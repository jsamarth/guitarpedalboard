==> flow/design.v <==
module delay #(parameter delay_time = 20000) (
	input logic CLK,
	input logic RESET,
	input logic [15:0] input_frame,	
	output logic [15:0] output_frame,
	output logic [19:0] SRAM_ADDR,
	inout wire [15:0] SRAM_DQ
);
logic [19:0] address, next_address, delayed_address;
logic [15:0] output_frame_next;
enum logic {READ, WRITE} State, Next_state; 
always_ff @ (posedge CLK) begin
	if(RESET) begin
		output_frame <= input_frame;
		address <= 0;
		State <= READ;
	end
	else begin 
		output_frame <= output_frame_next;
		address <= next_address;
		State <= Next_state;
		if(State == READ) begin
			SRAM_ADDR <= delayed_address;
			output_frame_next <= input_frame >>> 2 + SRAM_DQ;
		end
		if(State == WRITE) begin
			SRAM_ADDR <= next_address;
			SRAM_DQ <= input_frame;
		end	
	end
end
always_comb begin
	next_address = address+1;
	if(next_address == delay_time)
		next_address = 0;
	delayed_address = next_address-1;
	if(next_address == 0)
		delayed_address = delay_time-1;
end
always_comb begin
	Next_state = READ;
	if(State == READ)
		Next_state = WRITE;
end
endmodule
Step by step through the tools: delay
Tool output for the design above, in the order of the flow.
Line numbers count from 1 in the design file above.
A cell with n/a has no value.
- top: delay
- clock input: CLK
- cell library: sky130hd
- library corner: tt_025C_1v80

Elaborated design
Counts by Yosys on the flattened word-level netlist (proc, flatten, opt, wreduce; memories kept). Register bits leave out memories and registers merged into their read ports (data or address); mux counts leave out enables and synchronous resets folded into registers. Print and check cells are left out. Cells with the same type and inputs are merged into one.
- noted add/sub/neg operators: 3
- equality and inequality tests at 1
- shift operators: 1
- noted mux-type cells: 5
- noted bitwise operators: 2
- noted reduce/logical cells: 3
- operators with widths (cell ; number):
    2-to-1 mux 20 bit ; 3
    adder 20 x 1 -> 20 bit with constant B ; 1
    subtractor 20 x 1 -> 20 bit with constant B ; 1
    equality test 20 x 15 -> 1 bit with constant B ; 1
    logical NOT 20 bit ; 1
    >>> shifter 16 x 17 -> 16 bit ; 1
    adder 2 x 16 -> 17 bit with constant A ; 1
    2-to-1 mux 16 bit ; 1
    AND reduction 2 bit ; 2
    inverter 1 bit ; 2
    2-to-1 mux 1 bit ; 1
- noted register bits after elaboration: 89
- input port bits: 18
- output and inout port bits at 52
- cells after elaboration at 21

Longest topological paths
Depth = most cells in a row (Yosys ltp): at word level without a register or memory, in the mapped netlist without a sequential cell, where the memories' decode and read muxes count.
- noted depth after elaboration: 6
- ABC_AREA at 0
- gate-level depth with buffers at 17
- gate-level depth less buffers: 16

Synthesis result
The flow's flattened synthesis, as Yosys stat reports it; memories are mapped. The netlist is that of the ABC_AREA named above (0 if unset); the other value can give another one.
Totals and module areas in this step are rounded.
- cells in the netlist at 469
- mapped area: 4813 sq um
- sequential part of the area at 2302 sq um
- flip-flop cells: 89
- buffer cells at 22
- cells by type (type ; number ; area in all (sq um)):
    sky130_fd_sc_hd__edfxtp_1 ; 52 ; 1.56E+03
    sky130_fd_sc_hd__dfxtp_1 ; 37 ; 740.71
    sky130_fd_sc_hd__mux2_2 ; 25 ; 281.52
    sky130_fd_sc_hd__nor2_1 ; 51 ; 191.434
    sky130_fd_sc_hd__mux2i_1 ; 18 ; 180.173
    sky130_fd_sc_hd__xnor2_1 ; 20 ; 175.168
    sky130_fd_sc_hd__nand2_1 ; 46 ; 172.666
    sky130_fd_sc_hd__xor2_1 ; 13 ; 113.859
    sky130_fd_sc_hd__o21ai_0 ; 20 ; 100.096
    sky130_fd_sc_hd__nand3_1 ; 15 ; 75.072
    sky130_fd_sc_hd__nor3_1 ; 14 ; 70.067
    sky130_fd_sc_hd__ha_1 ; 5 ; 62.56
    sky130_fd_sc_hd__nor4_1 ; 9 ; 56.304
    sky130_fd_sc_hd__a211oi_1 ; 7 ; 52.55
    sky130_fd_sc_hd__a21oi_1 ; 9 ; 45.043
    sky130_fd_sc_hd__o21a_1 ; 6 ; 45.043
    sky130_fd_sc_hd__and2_1 ; 7 ; 43.792
    sky130_fd_sc_hd__nand4_1 ; 7 ; 43.792
Not listed: further types 41, cells in them 108.

Timing after synthesis
Path of least setup slack by OpenSTA after synthesis, without wires, with an ideal clock, recovery checks aside; 20% of the period is set as input and as output delay. Where synthesis merged equal registers, the netlist keeps one of their names.
- kind: register to register
- start point: reg address[2]
- end point: reg SRAM_ADDR[18]
- clock period: 4.16 ns
- noted setup time: 0.268 ns
- noted launch time at the first pin: 0.000 ns
- noted arrival time: 3.569 ns
- noted data required time: 3.892 ns
- slack: 0.324 ns
- noted path delay: 3.837 ns
- noted stages: 18
- noted path buffers: 3
- synthesis period reached at 3.836 ns
"path delay" = arrival - input delay + setup time.
"stages": output pins that drive a net of the path, with the launching flip-flop's if there is one; two outputs of one cell count as two.
"synthesis period reached" is the clock period less the worst setup slack; recovery checks do not enter. This is arithmetic on one report: input and output delays are still those of the set period (20% each).
Between the ends stands the longest chain of elaborated cells between them, by number of cells; it is not shown to be the way that was timed. Of several equally long chains one is given.
A line is the first line of the expression or statement that the cell stems from. Yosys adds cells for indexed reads and writes and turns some case tables into memories.
- cells stage by stage: sky130_fd_sc_hd__dfxtp_1 sky130_fd_sc_hd__buf_2 sky130_fd_sc_hd__nand4_2 sky130_fd_sc_hd__buf_2 sky130_fd_sc_hd__nor4_1 sky130_fd_sc_hd__xor2_1 sky130_fd_sc_hd__a211o_1 sky130_fd_sc_hd__or4_1 sky130_fd_sc_hd__buf_6 sky130_fd_sc_hd__nand2_1 sky130_fd_sc_hd__ha_1 sky130_fd_sc_hd__inv_1 sky130_fd_sc_hd__nor2_1 sky130_fd_sc_hd__nand2_1 sky130_fd_sc_hd__nor2_1 sky130_fd_sc_hd__o2111a_1 sky130_fd_sc_hd__nor3b_1 sky130_fd_sc_hd__mux2i_1
- cells in the longest elaborated chain at 6
- elaborated cells between the ends (all ways) at 7
- RTL lines with such cells at 5
- those cells by class: 2 x add/sub; 1 x eq/ne; 3 x mux; 1 x reduce/logical
- RTL lines, path post-synthesis (what ; RTL line ; source):
    start, declared ; 9 ; logic [19:0] address, next_address, delayed_address;
    start, assigned ; 15 ; address <= 0;
    start, assigned ; 20 ; address <= next_address;
    adder 20 x 1 -> 20 bit ; 33 ; next_address = address+1;
    equality test 20 x 15 -> 1 bit ; 34 ; if(next_address == delay_time)
    2-to-1 mux 20 bit ; 34 ;
    subtractor 20 x 1 -> 20 bit ; 36 ; delayed_address = next_address-1;
    2-to-1 mux 20 bit ; 37 ; if(next_address == 0)
    2-to-1 mux 20 bit ; 26 ; if(State == WRITE) begin
    end, assigned ; 23 ; SRAM_ADDR <= delayed_address;
    end, assigned ; 27 ; SRAM_ADDR <= next_address;
    end, declared ; 6 ; output logic [19:0] SRAM_ADDR,

Path in the finished layout
From the final timing report of run 2: the path of least setup slack in the routed layout; clock arrival at registers is part of the times.
- kind: register to register
- start point: reg address[1]
- end point: reg SRAM_ADDR[18]
- clock period: 4.46 ns
- noted setup time: 0.26 ns
- noted launch time at the first pin: 0.35 ns
- noted arrival time: 4.22 ns
- noted data required time: 4.55 ns
- slack: 0.33 ns
- noted stages: 16
- noted path buffers: 0
Between the ends stands the longest chain of elaborated cells between them, by number of cells; it is not shown to be the way that was timed. Of several equally long chains one is given.
- cells stage by stage: sky130_fd_sc_hd__dfxtp_1 sky130_fd_sc_hd__ha_1 sky130_fd_sc_hd__nand3_1 sky130_fd_sc_hd__nor3_4 sky130_fd_sc_hd__xor2_4 sky130_fd_sc_hd__nand4_2 sky130_fd_sc_hd__or4_1 sky130_fd_sc_hd__nand2_1 sky130_fd_sc_hd__ha_1 sky130_fd_sc_hd__inv_1 sky130_fd_sc_hd__nor2_1 sky130_fd_sc_hd__nand2_1 sky130_fd_sc_hd__nor2_1 sky130_fd_sc_hd__o2111a_1 sky130_fd_sc_hd__nor3b_1 sky130_fd_sc_hd__mux2i_1
- cells in the longest elaborated chain at 6
- elaborated cells between the ends (all ways) at 7
- RTL lines with such cells at 5
- those cells by class: 2 x add/sub; 1 x eq/ne; 3 x mux; 1 x reduce/logical
- RTL lines, path after layout (what ; RTL line ; source):
    start, declared ; 9 ; logic [19:0] address, next_address, delayed_address;
    start, assigned ; 15 ; address <= 0;
    start, assigned ; 20 ; address <= next_address;
    adder 20 x 1 -> 20 bit ; 33 ; next_address = address+1;
    equality test 20 x 15 -> 1 bit ; 34 ; if(next_address == delay_time)
    2-to-1 mux 20 bit ; 34 ;
    subtractor 20 x 1 -> 20 bit ; 36 ; delayed_address = next_address-1;
    2-to-1 mux 20 bit ; 37 ; if(next_address == 0)
    2-to-1 mux 20 bit ; 26 ; if(State == WRITE) begin
    end, assigned ; 23 ; SRAM_ADDR <= delayed_address;
    end, assigned ; 27 ; SRAM_ADDR <= next_address;
    end, declared ; 6 ; output logic [19:0] SRAM_ADDR,

Appendix: measured runs

Module delay, platform sky130hd: 2 stored runs of the flow (Yosys, OpenROAD) with differing settings, in no particular order. Input and output delays are each 20% of the period that was set; the output load is 0.01 pF.
"reached clock period" = clock period - worst setup slack. The figure is calculated, with input and output delays left at 20% of the set period.
By "time of the worst setup path" is meant the share of the clock period that the worst setup path is allowed (20% is reserved at inputs, 20% at outputs), minus its slack. Clock arrival times at its registers enter into it.
By "power" is meant OpenSTA's value without simulated activity: inputs other than the clock are taken to toggle once in ten clock periods, and the tool carries that through the logic.
The measured numbers are rounded.

Run 1

==> flow/run.sh <==
#!/bin/bash
# the make line also repeats the synthesis and layout settings of config.mk as NAME=value (left out here)
make -C /OpenROAD-flow-scripts/flow DESIGN_CONFIG=/design/flow/config.mk WORK_HOME=/design/flow/orfs CLKGATE_MAP_FILE= finish
==> flow/config.mk <==
export PLATFORM = sky130hd
export DESIGN_NAME = delay
export DESIGN_NICKNAME = delay
export VERILOG_FILES = /design/flow/design.v
export SDC_FILE = /design/flow/constraint.sdc
export NUM_CORES = 4
export LEC_CHECK = 0
export CAP_MARGIN = 20
export CORE_ASPECT_RATIO = 0.53
export CORE_MARGIN = 2
export CORE_UTILIZATION = 63
export GPL_ROUTABILITY_DRIVEN = 0
export GPL_TIMING_DRIVEN = 0
export MIN_ROUTING_LAYER = met2
export PLACE_DENSITY = 0.38
export SETUP_SLACK_MARGIN = 0.68
export SLEW_MARGIN = 30
export TNS_END_PERCENT = 45
==> flow/constraint.sdc <==
create_clock -name core_clock -period 3.66 [get_ports {CLK}]
set_input_delay 0.7320 -clock core_clock [delete_from_list [all_inputs] [get_ports {CLK}]]
set_output_delay 0.7320 -clock core_clock [all_outputs]
set_load 0.01 [all_outputs]

Run 1: no results, routing failed with GRT-0116.

Run 2

==> flow/run.sh <==
#!/bin/bash
# the make line also repeats the synthesis and layout settings of config.mk as NAME=value (left out here)
make -C /OpenROAD-flow-scripts/flow DESIGN_CONFIG=/design/flow/config.mk WORK_HOME=/design/flow/orfs CLKGATE_MAP_FILE= finish
==> flow/config.mk <==
export PLATFORM = sky130hd
export DESIGN_NAME = delay
export DESIGN_NICKNAME = delay
export VERILOG_FILES = /design/flow/design.v
export SDC_FILE = /design/flow/constraint.sdc
export NUM_CORES = 4
export LEC_CHECK = 0
export CAP_MARGIN = 15
export CORE_MARGIN = 2
export CORE_UTILIZATION = 34
export CTS_CLUSTER_DIAMETER = 52
export CTS_CLUSTER_SIZE = 75
export GPL_ROUTABILITY_DRIVEN = 0
export GPL_TIMING_DRIVEN = 1
export MAX_ROUTING_LAYER = met4
export PLACE_DENSITY = 0.47
export SLEW_MARGIN = 15
export TNS_END_PERCENT = 95
==> flow/constraint.sdc <==
create_clock -name core_clock -period 4.46 [get_ports {CLK}]
set_input_delay 0.8920 -clock core_clock [delete_from_list [all_inputs] [get_ports {CLK}]]
set_output_delay 0.8920 -clock core_clock [all_outputs]
set_load 0.01 [all_outputs]

Measured in run 2:
- Yosys chip area after synthesis: 4813 sq um
- noted the worst setup slack after layout: 0.332 ns
- area inside the die boundary: 15130 sq um
- noted the power: 0.001931 W
- noted the standard-cell area after routing: 5859 sq um
- noted the reached clock period: 4.128 ns
- worst hold slack at 0.473 ns
- noted the utilization in the final report: 42.2 %
- time of the worst setup path at 4.13 ns
- class of the worst setup path: register to register
- setup TNS: 0.000 ns
